==> flow/design.v <==
`timescale 1ns / 1ps
module top_serializer (
    input  logic            clk,
    input  logic            i_srst,
    input  logic [15 : 0]   i_data,
    input  logic [ 3 : 0]   i_data_mod,
    input  logic            i_data_val,
    output logic            o_ser_data,
    output logic            o_ser_data_val,
    output logic            o_busy
);
    logic [15 : 0] tmp;
    logic [ 3 : 0] cnt;
    logic [ 3 : 0] threshold;
    logic          enable;
    logic          busy;
    logic          mod_val;
    logic          mod_zero;
    assign mod_val      = (i_data_mod == 0) | (i_data_mod > 2);
    assign enable       = i_data_val & ~busy & mod_val;
    always_ff @( posedge clk ) begin 
        if (enable)
            threshold <= i_data_mod;
    end
    always_ff @( posedge clk ) begin : shift_register
        if (i_srst)
            tmp <= '0;
        else if (enable)
            tmp <= i_data;
        else
            tmp <= tmp << 1;
    end
    always_ff @( posedge clk ) begin : counter
        if (i_srst) begin
            cnt  <= '0;
            busy <= 0;
        end
        else if (enable) begin
            cnt  <= 4'd1;
            busy <= 1;
        end
        else if (cnt == threshold) begin
            cnt  <= '0;
            busy <= 0;
        end 
        else
            cnt  <= cnt + 4'd1;
    end
    assign o_ser_data       = tmp[15];
    assign o_ser_data_val   = busy;
    assign o_busy           = busy;
endmodule
`timescale 1ns / 1ps
module top_serializer_wrapper (
    input  logic            clk,
    input  logic            i_srst,
    input  logic [15 : 0]   i_data,
    input  logic [ 3 : 0]   i_data_mod,
    input  logic            i_data_val,
    output logic            o_ser_data,
    output logic            o_ser_data_val,
    output logic            o_busy
);
    logic            wr_i_srst;
    logic [15 : 0]   wr_i_data;
    logic [ 3 : 0]   wr_i_data_mod;
    logic            wr_i_data_val;
    logic            wr_o_ser_data;
    logic            wr_o_ser_data_val;
    logic            wr_o_busy;
    always_ff @( posedge clk ) begin : i_ff
        wr_i_srst       <= i_srst;
        wr_i_data       <= i_data;
        wr_i_data_mod   <= i_data_mod;
        wr_i_data_val   <= i_data_val;
    end
    top_serializer dut_top_serializer(
        .clk                (clk),
        .i_srst             (wr_i_srst),
        .i_data             (wr_i_data),
        .i_data_mod         (wr_i_data_mod),
        .i_data_val         (wr_i_data_val),
        .o_ser_data         (wr_o_ser_data),
        .o_ser_data_val     (wr_o_ser_data_val),
        .o_busy             (wr_o_busy)
    );
    always_ff @( posedge clk ) begin : o_ff
        o_ser_data      <= wr_o_ser_data;
        o_ser_data_val  <= wr_o_ser_data_val;
        o_busy          <= wr_o_busy;
    end
endmodule
Reports on top_serializer_wrapper
The steps from the RTL of top_serializer_wrapper to its reports follow in flow order.
Lines are those of the file above, counted from 1.
{ "design": {"top_module": "top_serializer_wrapper", "clock": "clk", "library": "sky130hd", "pvt_corner": "tt_025C_1v80"} }

After elaboration
Source: Yosys, flattened and elaborated, memories not mapped. Widths are those after wreduce. Registers that Yosys merges into a memory's read port (data or address) are not register bits. Print and check cells do not count. Equal cells are merged and count once.
{ "op_classes": {"addsub": 1, "n_cmp": 1, "equal": 1, "mux": 5, "n_logic": 5, "reduce_and_logical": 4} }
{ "ops": {"columns": ["operator", "count"], "rows": [
  ["2-to-1 mux 16 bit", 1],
  ["adder 4 x 1 -> 4 bit with constant B", 1],
  ["greater-than comparator 4 x 2 -> 1 bit with constant B", 1],
  ["equality test 4 bit", 1],
  ["zero test 4 bit", 1],
  ["2-to-1 mux 1 bit", 4],
  ["OR reduction 3 bit", 1],
  ["bitwise AND 1 bit", 2],
  ["NOT 1 bit", 2],
  ["nonzero test 2 bit", 1],
  ["OR reduction 2 bit", 1],
  ["bitwise OR 1 bit", 1]
]} }
{ "word_totals": {"register_bits": 49, "input_bits": 23, "output_inout_bits": 3, "word_cells": 29} }

Longest topological paths
Depth = most cells in a row (Yosys ltp): at word level without a register or memory, in the mapped netlist without a sequential cell, where the memories' decode and read muxes count.
{ "depth": {"ltp_word": 5, "ABC_AREA": 0, "mapped_depth": 5, "mapped_depth_nobuf": 4} }

Netlist
Yosys stat after the flow's synthesis: flattened, memories mapped to cells. It holds for the ABC_AREA given above (unset counts as 0); a run with the other value may have another netlist.
{ "by_type": {"columns": ["cell_type", "count"], "rows": [
  ["sky130_fd_sc_hd__dfxtp_1", 45],
  ["sky130_fd_sc_hd__nand2b_1", 31],
  ["sky130_fd_sc_hd__mux2i_1", 15],
  ["sky130_fd_sc_hd__edfxtp_1", 4],
  ["sky130_fd_sc_hd__xor2_1", 5],
  ["sky130_fd_sc_hd__o311ai_4", 1],
  ["sky130_fd_sc_hd__nor4_1", 3],
  ["sky130_fd_sc_hd__xnor2_1", 2],
  ["sky130_fd_sc_hd__clkbuf_1", 4],
  ["sky130_fd_sc_hd__ha_1", 1],
  ["sky130_fd_sc_hd__o22ai_1", 2],
  ["sky130_fd_sc_hd__buf_6", 1],
  ["sky130_fd_sc_hd__nor4b_1", 1],
  ["sky130_fd_sc_hd__buf_4", 1],
  ["sky130_fd_sc_hd__nor3b_1", 1],
  ["sky130_fd_sc_hd__inv_4", 1],
  ["sky130_fd_sc_hd__or2_2", 1],
  ["sky130_fd_sc_hd__nand3_1", 1],
  ["sky130_fd_sc_hd__inv_1", 1]
]} }
{ "mapped": {"cell_count": 121, "yosys_area_um2": 1567.8, "sequential_area_um2": 1021.0, "ffs": 49, "buffers": 6} }
By module: a second synthesis without flattening, with its own total; a netlist apart from the flattened one above.
{ "unflattened": {"cells_unflattened": 122, "hier_area_um2": 1587.8} }
Rows give one instance, submodules left out.
{ "modules": {"columns": ["module", "instances", "n_cells", "mod_area_um2", "mod_seq_area_um2"], "rows": [
  ["top_serializer", 1, 97, 1087.3, 540.5],
  ["top_serializer_wrapper", 1, 25, 500.5, 500.5]
]} }

Worst setup path after synthesis
Path of least setup slack by OpenSTA after synthesis, without wires, with an ideal clock, recovery checks aside; 20% of the period is set as input and as output delay. Where synthesis merged equal registers, the netlist keeps one of their names.
{ "synth_path": {"kind": "flip-flop to flip-flop", "startpoint": "register dut_top_serializer.threshold[1]", "endpoint": "register dut_top_serializer.busy", "tclk_ps": 1470, "setup_time_ps": 152, "t_arrival_ps": 1178, "t_required_ps": 1318, "slack_ps": 140, "delay_ps": 1330, "driving_pins": 4, "n_path_buf": 0, "period_less_setup_slack_ps": 1330} }
"delay_ps" = arrival - input delay + setup time.
"driving_pins": output pins that drive a net of the path, with the launching flip-flop's if there is one; two outputs of one cell count as two.
"period_less_setup_slack_ps" = period - worst setup slack (recovery checks aside). The figure is calculated, with input and output delays left at 20% of the set period.
Between the ends stands the longest chain of elaborated cells between them, by number of cells; it is not shown to be the way that was timed. Of several equally long chains one is given.
Each line given opens the expression or statement behind the cell; cells for indexed reads and writes are added by Yosys, which also makes memories of some case tables.
At most two assigning lines are given for a register; there are more.
{ "synth_via": {"path_cell_list": "sky130_fd_sc_hd__edfxtp_1 -> sky130_fd_sc_hd__xor2_1 -> sky130_fd_sc_hd__nor4_1 -> sky130_fd_sc_hd__o22ai_1", "elab_chain_cells": 3} }
{ "synth_rtl": {"columns": ["item", "line", "source"], "rows": [
  ["start, declared", 14, "logic [ 3 : 0] threshold;"],
  ["start, assigned", 23, "threshold <= i_data_mod;"],
  ["equality test 4 bit", 42, "else if (cnt == threshold) begin"],
  ["2-to-1 mux 1 bit", 42, null],
  ["2-to-1 mux 1 bit", 38, "else if (enable) begin"],
  ["end, assigned", 36, "busy <= 0;"],
  ["end, assigned", 40, "busy <= 1;"],
  ["end, declared", 16, "logic          busy;"]
]} }

Path in the finished layout
From the final timing report of record 2: the path of least setup slack in the routed layout; clock arrival at registers is part of the times.
The report prints the path's times to 10 ps; the period is as set.
{ "layout_path": {"kind": "flip-flop to output port", "startpoint": "register (no name shown)", "endpoint": "output port o_ser_data_val", "tclk_ps": 1720, "output_delay_ps": 340, "t_arrival_ps": 1240, "t_required_ps": 1380, "slack_ps": 130, "driving_pins": 3, "n_path_buf": 2} }
{ "layout_via": {"path_cell_list": "sky130_fd_sc_hd__dfxtp_1 -> sky130_fd_sc_hd__buf_4 -> sky130_fd_sc_hd__clkdlybuf4s50_1", "elab_chain_cells": 0} }
{ "layout_rtl": {"columns": ["item", "line", "source"], "rows": [
  ["end, declared", 61, "output logic            o_ser_data_val,"]
]} }

--- measured runs ---
Top module top_serializer_wrapper; platform sky130hd; tools Yosys and OpenROAD; 2 stored runs in no particular order. Input and output delays are each 20% of the period that was set; the output load is 0.01 pF.
By "achieved_clock_period_ps" is meant the clock period of the run minus its worst setup slack. This is arithmetic on one report: input and output delays are still those of the set period (20% each).
"design_power_mw": no workload was simulated; the value follows from the tool's default switching activity.
[
  {
    "run": "record 1",
    "settings": { "period_ns": 1.18, "CORE_UTILIZATION": 55, "SETUP_SLACK_MARGIN": 0.16, "PLACE_DENSITY_LB_ADDON": 0.29, "HOLD_SLACK_MARGIN": -0.09, "CORE_ASPECT_RATIO": 0.69, "CELL_PAD_IN_SITES_GLOBAL_PLACEMENT": 0, "CELL_PAD_IN_SITES_DETAIL_PLACEMENT": 2, "GPL_TIMING_DRIVEN": 1, "GPL_ROUTABILITY_DRIVEN": 1, "CTS_CLUSTER_DIAMETER": 192, "CAP_MARGIN": 25, "MIN_ROUTING_LAYER": "met2", "CORE_MARGIN": 2, "SLEW_MARGIN": 20 },
    "outcome": "incomplete, placement halted on DPL-0033"
  },
  {
    "run": "record 2",
    "settings": { "period_ns": 1.72, "CORE_UTILIZATION": 19, "PLACE_DENSITY_LB_ADDON": 0.09, "CELL_PAD_IN_SITES_DETAIL_PLACEMENT": 1, "GPL_TIMING_DRIVEN": 0, "GPL_ROUTABILITY_DRIVEN": 1, "CTS_CLUSTER_SIZE": 60, "SLEW_MARGIN": 25, "CAP_MARGIN": 20, "CORE_MARGIN": 2 },
    "results": { "total_die_area_um2": 8993.7, "design_power_mw": 2.164, "ws_setup_ps": 135, "achieved_clock_period_ps": 1585, "ys_area_um2": 1567.8, "final_hold_ws_ps": 333, "layout_stdcell_area_um2": 2042.0, "post_route_util_frac": 0.252 }
  }
]
--- end ---
