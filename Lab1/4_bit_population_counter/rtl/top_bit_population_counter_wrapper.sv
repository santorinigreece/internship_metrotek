==> flow/design.v <==
module top_bit_population_counter #(
  parameter     WIDTH = 16
) (
  input  logic                                  clk,
  input  logic                                  srst_i,
  input  logic [              WIDTH - 1 : 0]    data_i,
  input  logic                                  data_val_i,
  output logic [($clog2(WIDTH) + 1) - 1 : 0]    data_o,
  output logic                                  data_val_o
);
  logic [($clog2(WIDTH) + 1) - 1 : 0]   count_ones;
  always_comb 
    begin
      count_ones = '0;  
      for(int i = 0; i < WIDTH; i++)
        begin
          count_ones = count_ones + data_i[i];
        end
    end
  always_ff @( posedge clk ) 
    begin
      data_o <= count_ones;
    end
  always_ff @( posedge clk ) 
    begin
      if (srst_i)
        data_val_o <= 1'b0;
      else
        data_val_o <= data_val_i;
    end
endmodule
module top_bit_population_counter_wrapper #(
  parameter     WIDTH = 16
) (
  input  logic                        clk,
  input  logic                        srst_i,
  input  logic [    WIDTH - 1 : 0]    data_i,
  input  logic                        data_val_i,
  output logic [$clog2(WIDTH) : 0]    data_o,
  output logic                        data_val_o
);
  logic                        wr_srst_i;
  logic [    WIDTH - 1 : 0]    wr_data_i;
  logic                        wr_data_val_i;
  logic [$clog2(WIDTH) : 0]    wr_data_o;
  logic                        wr_data_val_o;
  always_ff @( posedge clk ) 
    begin : i_ff
      wr_srst_i     <= srst_i;
      wr_data_i     <= data_i;
      wr_data_val_i <= data_val_i;
    end
  top_bit_population_counter # (
    .WIDTH        (WIDTH))   
  dut_top_bit_population_counter (
    .clk          (clk),
    .srst_i       (wr_srst_i),
    .data_i       (wr_data_i),
    .data_val_i   (wr_data_val_i),
    .data_o       (wr_data_o),
    .data_val_o   (wr_data_val_o)
  );
  always_ff @( posedge clk ) 
    begin : o_ff
      data_o        <= wr_data_o;
      data_val_o    <= wr_data_val_o;
    end
endmodule
From RTL to reports: top_bit_population_counter_wrapper
What the tools print for top_bit_population_counter_wrapper, step after step.
Line numbers count from 1 in the design file above.
Operators carry their Yosys type and port widths (W data, S select, Z words).
Library cell names are shortened.
Not given: -

design
  design top = top_bit_population_counter_wrapper
  clock input = clk
  cell library = sky130hd
  library corner = tt_025C_1v80

Elaborated design
Counts by Yosys on the flattened word-level netlist (proc, flatten, opt, wreduce; memories kept). Register bits leave out memories and registers merged into their read ports (data or address); mux counts leave out enables and synchronous resets folded into registers. Print and check cells are left out. Cells with the same type and inputs are merged into one.

word-level totals
  output and inout bits = 6
  clocked read ports x word width = 0
  memories kept = 0
  memory bits (writable) = 0
  elaborated cells = 22
  ROM bits = 0
  bits in latches = 0
  bits of input ports = 19
  register bits after elaboration = 30

cells by class
  shift-type cells = 0
  $lt $le $gt $ge = 0
  $add $sub $neg = 15
  reductions and logical operators = 0
  equality and inequality tests = 0
  multiply operators = 0
  div/mod/pow operators = 0
  bitwise logic cells = 0
  multiplexer cells = 0

operator list
  operator       number
  $add A5 B1 Y5  14
  $add A1 B1 Y2  1

Depth
Depth = most cells in a row (Yosys ltp): at word level without a register or memory, in the mapped netlist without a sequential cell, where the memories' decode and read muxes count.

logic depth
  depth in word-level cells = 15
  ABC_AREA = 1
  depth in mapped cells = 14
  mapped depth without buffers = 14

Mapped cells and area
Source: synth_stat.txt of the flow (Yosys; design flattened, memories mapped). It holds for the ABC_AREA given above (unset counts as 0); a run with the other value may have another netlist.
Totals and module areas in this step are rounded.

cells by type
  cell type  number  total area (um^2)
  dfxtp_1    30      600.576
  fa_1       10      200.192
  inv_1      26      97.594
  ha_1       5       62.56
  nand2_1    5       18.768
  nand3_1    2       10.01
  xnor2_1    1       8.758
  a21oi_1    1       5.005
  o21ai_0    1       5.005
  nor2_1     1       3.754

synthesis totals
  cells in the netlist = 82
  chip area (Yosys) = 1010 um^2
  buffers = 0
  area of sequential cells = 601 um^2
  flip-flops = 30

Path before layout
OpenSTA on the mapped netlist: ideal clock, no wires. The path of least setup slack (recovery checks aside). Input and output delay are each 20% of the period. Register names are those of the netlist, which keeps one name where synthesis merged equal registers.

timing path post-synthesis
  path type = register to register
  start point = reg wr_data_i[0]
  end point = reg dut_top_bit_population_counter.data_o[2]
  data required time = 3.471 ns
  period = 3.59 ns
  path slack = 0.085 ns
  time at the first pin = 0.000 ns
  delay of the path = 3.505 ns
  library setup time = 0.119 ns
  stages on the path = 10
  arrival = 3.386 ns
  path buffers = 0
  period reached after synthesis = 3.505 ns

"delay of the path" is the arrival time less input delay plus setup time.
"stages on the path": output pins that drive a net of the path, with the launching flip-flop's if there is one; two outputs of one cell count as two.
"period reached after synthesis" is the clock period less the worst setup slack; recovery checks do not enter. This is arithmetic on one report: input and output delays are still those of the set period (20% each).
The rows between start and end are the longest chain of elaborated cells between them; the timing report does not say that the signal goes this way. Where chains are equally long, one stands for them.
Each line given opens the expression or statement behind the cell; cells for indexed reads and writes are added by Yosys, which also makes memories of some case tables.

between the ends, post-synthesis
  cell sequence = dfxtp_1 > ha_1 > inv_1 > fa_1 > fa_1 > fa_1 > fa_1 > fa_1 > fa_1 > xnor2_1
  cells in the longest elaborated chain = 15
  elaborated cells on any way between the ends = 15
  source lines of those cells = 1
  classes of those cells = add/sub: 15

RTL lines, path post-synthesis
  element            RTL line  text
  from (decl)        43        logic [    WIDTH - 1 : 0]    wr_data_i;
  from (assign)      50        wr_data_i     <= data_i;
  $add A1 B1 Y2      17        count_ones = count_ones + data_i[i];
  $add A5 B1 Y5 x14  17
  to (assign)        22        data_o <= count_ones;
  to (decl)          8         output logic [($clog2(WIDTH) + 1) - 1 : 0]    data_o,

Timing after layout
Path of least setup slack in the final report of flow run A (OpenROAD, finished layout, wires in). Where an end is a register, its clock arrival counts in the times.

timing path post-layout
  path type = register to register
  start point = reg wr_data_i[0]
  end point = reg dut_top_bit_population_counter.data_o[2]
  data required time = 6.42 ns
  arrival = 3.86 ns
  period = 6.21 ns
  path slack = 2.57 ns
  time at the first pin = 0.31 ns
  stages on the path = 10
  path buffers = 0
  library setup time = 0.10 ns

The rows between start and end are the longest chain of elaborated cells between them; the timing report does not say that the signal goes this way. Where chains are equally long, one stands for them.

between the ends, post-layout
  cell sequence = dfxtp_1 > ha_1 > inv_1 > fa_1 > fa_1 > fa_1 > fa_1 > fa_1 > fa_1 > xnor2_1
  cells in the longest elaborated chain = 15
  elaborated cells on any way between the ends = 15
  source lines of those cells = 1
  classes of those cells = add/sub: 15

RTL lines, path post-layout
  element            RTL line  text
  from (decl)        43        logic [    WIDTH - 1 : 0]    wr_data_i;
  from (assign)      50        wr_data_i     <= data_i;
  $add A1 B1 Y2      17        count_ones = count_ones + data_i[i];
  $add A5 B1 Y5 x14  17
  to (assign)        22        data_o <= count_ones;
  to (decl)          8         output logic [($clog2(WIDTH) + 1) - 1 : 0]    data_o,

Hand-over note for top_bit_population_counter_wrapper

Settings and measured results of 2 stored flow runs for module top_bit_population_counter_wrapper (sky130hd), not sorted in any way. The constraints put input and output delay at 20% of the set period each and load the outputs with 0.01 pF.
"period reached" is the run's clock period less its worst setup slack. It is reckoned from that one timing run; input and output delays stay at 20% of the period that was set.
"time of the worst setup path" is the time allowed to the run's worst setup path (the clock period less input and output delay, where it has them) less its slack. Clock arrival times count: a late capture clock shortens it, a late launch clock lengthens it.
"power consumption" rests on the timing tool's default activity at the inputs, not on a simulated workload.
Values from the reports are rounded here.
Among the settings, . means not set for that run.
Among the results, . means that no value is shown for the run.

setting or result                                         flow run A            flow run B
period_ns                                                 6.21                  5.47
CORE_UTILIZATION                                          47                    66
SETUP_SLACK_MARGIN                                        1.7                   -0.3
PLACE_DENSITY                                             0.55                  .
CELL_PAD_IN_SITES_DETAIL_PLACEMENT                        0                     1
TNS_END_PERCENT                                           45                    .
ABC_AREA                                                  1                     .
GPL_TIMING_DRIVEN                                         0                     0
CAP_MARGIN                                                20                    5
SLEW_MARGIN                                               5                     30
MAX_ROUTING_LAYER                                         met4                  met4
CORE_MARGIN                                               2                     5
CORE_ASPECT_RATIO                                         .                     0.7
CTS_CLUSTER_SIZE                                          .                     85
CTS_CLUSTER_DIAMETER                                      .                     288
MIN_ROUTING_LAYER                                         .                     met2
summed negative setup slack (ns)                          0.000                 .
area of the standard cells in the finished layout (um^2)  1400                  .
chip area after synthesis (Yosys) (um^2)                  1010                  .
worst hold slack (ns)                                     0.332                 .
power consumption (W)                                     0.000593              .
time of the worst setup path (ns)                         3.64                  .
type of the worst setup path                              register to register  .
period reached (ns)                                       3.643                 .
total die area (um^2)                                     2540                  .
setup slack of the critical path (ns)                     2.57                  .
utilization (%)                                           69.8                  .

Flow run B: no final report: placement broke off with DPL-0033

End of note.
